==> flow/design.v <==
`timescale 1ns / 1ps
module counter(
	input clk,					 
	input init,					 
	input enable,				 
	input downCounter,			 
	output reg [11:0] out   	 
    );
	initial begin
		out <= 12'b0;
	end
	always @(posedge clk)
	begin
		if (init == 1) 			 
			out <= 12'b0 ;
		else if (enable == 1)    
			out <= (downCounter == 1) ? (out - 1) : (out + 1);
	end
endmodule
`timescale 1ns / 1ps
module prescaled_counter(
	input clk,
	input en,
	input reset,
	output [7:0] LED);
reg [24:0] prescaler = 0;
reg init = 0;
wire [11:0] counter_out;
assign LED = counter_out[7:0];
always @(posedge clk)
begin
	if (en == 1)
		prescaler <= prescaler+1;
	if (reset == 1)
	begin
		prescaler <=0;
		init <= 1;
	end
	else
		init <= 0;		
end
counter prescale_counter(
	.clk(clk),
	.init(init),
	.enable(!prescaler),
	.downCounter(0),
	.out(counter_out)
	 );
endmodule 
# --- From RTL to reports: prescaled_counter ---
# Tool output for the design above, in the order of the flow.
# Line numbers count from 1 in the design file above.
# Operators: Yosys type, input widths -> output width; for muxes data width and select width s.
# Library cell names are shortened.
design:
  top_module: "prescaled_counter"
  clock_port: "clk"
  library: "sky130hd"
  lib_corner: "tt_025C_1v80"

# --- Elaborated design ---
# Source: Yosys, flattened and elaborated, memories not mapped. Widths are those after wreduce; folded enables and synchronous resets count as part of the registers. Registers that Yosys merges into a memory's read port (data or address) are not register bits. Print and check cells do not count. Equal cells are merged and count once.
classes:
  n_addsub: 2
  muxes: 1
  n_reduce_logical: 1
op_table:
  columns: ["cell", "n"]
  rows:
  - ["$add 25x1->25 const B", 1]
  - ["$logic_not 25->1", 1]
  - ["$add 12x1->12 const B", 1]
  - ["$mux 1", 1]
bits:
  reg_bits: 38
  output_inout_bits: 8

# --- Depth ---
# Depth = most cells in a row (Yosys ltp): at word level without a register or memory, in the mapped netlist without a sequential cell, where the memories' decode and read muxes count.
depth:
  ltp_word: 1
  abc_area: 0
  ltp_mapped: 7

# --- Mapped cells and area ---
# Yosys stat after the flow's synthesis: flattened, memories mapped to cells. It holds for the ABC_AREA given above (unset counts as 0); a run with the other value may have another netlist.
# The area totals of this step are shown rounded.
by_type:
  columns: ["cell", "n", "area_total_um2"]
  rows:
  - ["dfxtp_1", 34, 680.653]
  - ["a21oi_1", 16, 80.077]
  - ["or4_1", 9, 67.565]
  - ["nor2_1", 17, 63.811]
  - ["xor2_1", 7, 61.309]
  - ["o31ai_1", 8, 60.058]
  - ["xnor2_1", 6, 52.55]
  - ["nand4_1", 8, 50.048]
  - ["nor4_1", 8, 50.048]
  - ["nand3_1", 9, 45.043]
  - ["nand2_1", 11, 41.29]
  - ["ha_1", 3, 37.536]
  - ["nand4_2", 3, 37.536]
  - ["or3_1", 6, 37.536]
  - ["o21ai_0", 7, 35.034]
  - ["and4_1", 3, 26.275]
  - ["and3_1", 4, 25.024]
  - ["mux2i_1", 2, 20.019]
# Other cell types: 16; their cells: 30.
mapped:
  stdcells: 191
  yosys_area_um2: 1650
  seqArea_um2: 681
  flip_flops: 34
  buffers: 9
# The figures by module come from a second, unflattened synthesis with its own total; it is not the netlist above.
unflattened:
  hier_cells: 267
  hier_area_um2: 2280
# Each row is one instance without its submodules.
by_module:
  columns: ["mod", "n_inst", "cells", "mod_area_um2", "seq_area_um2"]
  rows:
  - ["prescaled_counter", 1, 149, 1290, 520]
  - ["counter", 1, 118, 985, 240]

# --- Worst setup path after synthesis ---
# Source: OpenSTA report_checks on the synthesized netlist (no wires, ideal clock, input and output delay 20% of the period each), path of least setup slack; recovery checks are left aside. Register names are those of the netlist, which keeps one name where synthesis merged equal registers.
synth_path:
  path_kind: "in2reg"
  start: "input port en"
  end: "register prescaler[21]"
  tclk_ns: 2.57
  in_delay_ns: 0.514
  setup_ns: 0.071
  launch_ns: 0.514
  arrival_ns: 1.783
  required_time_ns: 2.499
  slack_ns: 0.717
  delay_ns: 1.340
  driving_pins: 5
  period_less_setup_slack_ns: 1.853
# "delay_ns" = arrival - input delay + setup time.
# "driving_pins" counts driving pins, that of a launching flip-flop among them; a cell with two outputs on the path counts twice.
# "period_less_setup_slack_ns" = period - worst setup slack (recovery checks aside). The figure is calculated, with input and output delays left at 20% of the set period.
synth_between:
  cell_sequence: "buf_2 -> nand4_2 -> or2_2 -> or4_1 -> a21oi_1"
synth_rtl:
  columns: ["item", "line_no", "source"]
  rows:
  - ["start, declared", 23, "input en,"]
  - ["end, assigned", 33, "prescaler <= prescaler+1;"]
  - ["end, assigned", 36, "prescaler <=0;"]
  - ["end, declared", 26, "reg [24:0] prescaler = 0;"]
# No chain of elaborated cells between the ends is given.

# --- Worst path after layout ---
# Path of least setup slack in the final report of record 1 (OpenROAD, finished layout, wires in). Where an end is a register, its clock arrival counts in the times.
layout_path:
  path_kind: "reg2reg"
  start: "register prescaler[1]"
  end: "register prescale_counter.out[6]"
  tclk_ns: 2.52
  setup_ns: 0.07
  launch_ns: 0.29
  arrival_ns: 2.21
  required_time_ns: 2.74
  slack_ns: 0.53
  driving_pins: 8
# The rows between start and end are the longest chain of elaborated cells between them; the timing report does not say that the signal goes this way. Where chains are equally long, one stands for them.
# Each line given opens the expression or statement behind the cell; cells for indexed reads and writes are added by Yosys, which also makes memories of some case tables.
layout_between:
  cell_sequence: "dfxtp_2 -> inv_1 -> ha_2 -> nor4b_4 -> nand4_1 -> buf_6 -> or4_4 -> a21oi_4"
  elab_chain_cells: 1
  cone_cells: 1
  lines_between: 1
  classes_between: "reduce/logical (1)"
layout_rtl:
  columns: ["item", "line_no", "source"]
  rows:
  - ["start, declared", 26, "reg [24:0] prescaler = 0;"]
  - ["start, assigned", 33, "prescaler <= prescaler+1;"]
  - ["start, assigned", 36, "prescaler <=0;"]
  - ["$logic_not 25->1", 45, ".enable(!prescaler),"]
  - ["end, assigned", 15, "out <= 12'b0 ;"]
  - ["end, assigned", 17, "out <= (downCounter == 1) ? (out - 1) : (out + 1);"]
  - ["end, declared", 7, "output reg [11:0] out"]

Flow measurements of prescaled_counter on sky130hd: 2 stored runs with different settings, listed in no order. Input and output delays are each 20% of the period that was set; the output load is 0.01 pF.
"achieved_clock_period_ns" = clock period - worst setup slack. The figure is calculated, with input and output delays left at 20% of the set period.
"timing.worst_path_ns" is the time allowed to the run's worst setup path (the clock period less input and output delay, where it has them) less its slack. Clock arrival times count: a late capture clock shortens it, a late launch clock lengthens it.
"final_power_w": no workload was simulated; the value follows from the tool's default switching activity.
Results are given in rounded form.

--- record 1 ---
==> flow/run.sh <==
#!/bin/bash
# the make line also repeats the synthesis and layout settings of config.mk as NAME=value (left out here)
make -C /OpenROAD-flow-scripts/flow DESIGN_CONFIG=/design/flow/config.mk WORK_HOME=/design/flow/orfs CLKGATE_MAP_FILE= finish
==> flow/config.mk <==
export PLATFORM = sky130hd
export DESIGN_NAME = prescaled_counter
export DESIGN_NICKNAME = prescaled_counter
export VERILOG_FILES = /design/flow/design.v
export SDC_FILE = /design/flow/constraint.sdc
export NUM_CORES = 4
export LEC_CHECK = 0
export CAP_MARGIN = 30
export CELL_PAD_IN_SITES_DETAIL_PLACEMENT = 2
export CELL_PAD_IN_SITES_GLOBAL_PLACEMENT = 0
export CORE_MARGIN = 2
export CORE_UTILIZATION = 38
export PLACE_DENSITY = 0.86
export SETUP_SLACK_MARGIN = 0.56
export SLEW_MARGIN = 20
export TNS_END_PERCENT = 45
==> flow/constraint.sdc <==
create_clock -name core_clock -period 2.52 [get_ports {clk}]
set_input_delay 0.5040 -clock core_clock [delete_from_list [all_inputs] [get_ports {clk}]]
set_output_delay 0.5040 -clock core_clock [all_outputs]
set_load 0.01 [all_outputs]

==> results, as YAML <==
results:
  design_die_area_um2: 4880
  worst_hold_slack_ns: 0.522
  total_negative_slack_ns: 0.000
  post_route_util_pct: 48.9
  final_power_w: 0.0011
  final_cell_area_um2: 2000
  yosys.chip_area_um2: 1650
  achieved_clock_period_ns: 1.993
  timing.worst_path_ns: 1.99
  worst_path_kind: "reg2reg"
  setup_worst_slack_ns: 0.527

--- record 2 ---
==> flow/run.sh <==
#!/bin/bash
# the make line also repeats the synthesis and layout settings of config.mk as NAME=value (left out here)
make -C /OpenROAD-flow-scripts/flow DESIGN_CONFIG=/design/flow/config.mk WORK_HOME=/design/flow/orfs CLKGATE_MAP_FILE= finish
==> flow/config.mk <==
export PLATFORM = sky130hd
export DESIGN_NAME = prescaled_counter
export DESIGN_NICKNAME = prescaled_counter
export VERILOG_FILES = /design/flow/design.v
export SDC_FILE = /design/flow/constraint.sdc
export NUM_CORES = 4
export LEC_CHECK = 0
export CAP_MARGIN = 20
export CORE_MARGIN = 2
export CORE_UTILIZATION = 40
export SLEW_MARGIN = 20
==> flow/constraint.sdc <==
create_clock -name core_clock -period 1.17 [get_ports {clk}]
set_input_delay 0.2340 -clock core_clock [delete_from_list [all_inputs] [get_ports {clk}]]
set_output_delay 0.2340 -clock core_clock [all_outputs]
set_load 0.01 [all_outputs]

==> results, as YAML <==
results:
  setup_worst_slack_ns: -0.609
  yosys.chip_area_um2: 1650
  total_negative_slack_ns: -10.9
  design_die_area_um2: 4650
  worst_hold_slack_ns: 0.498
  post_route_util_pct: 67.7
  achieved_clock_period_ns: 1.779
  timing.worst_path_ns: 1.78
  worst_path_kind: "reg2reg"
  final_cell_area_um2: 2690
  final_power_w: 0.00238
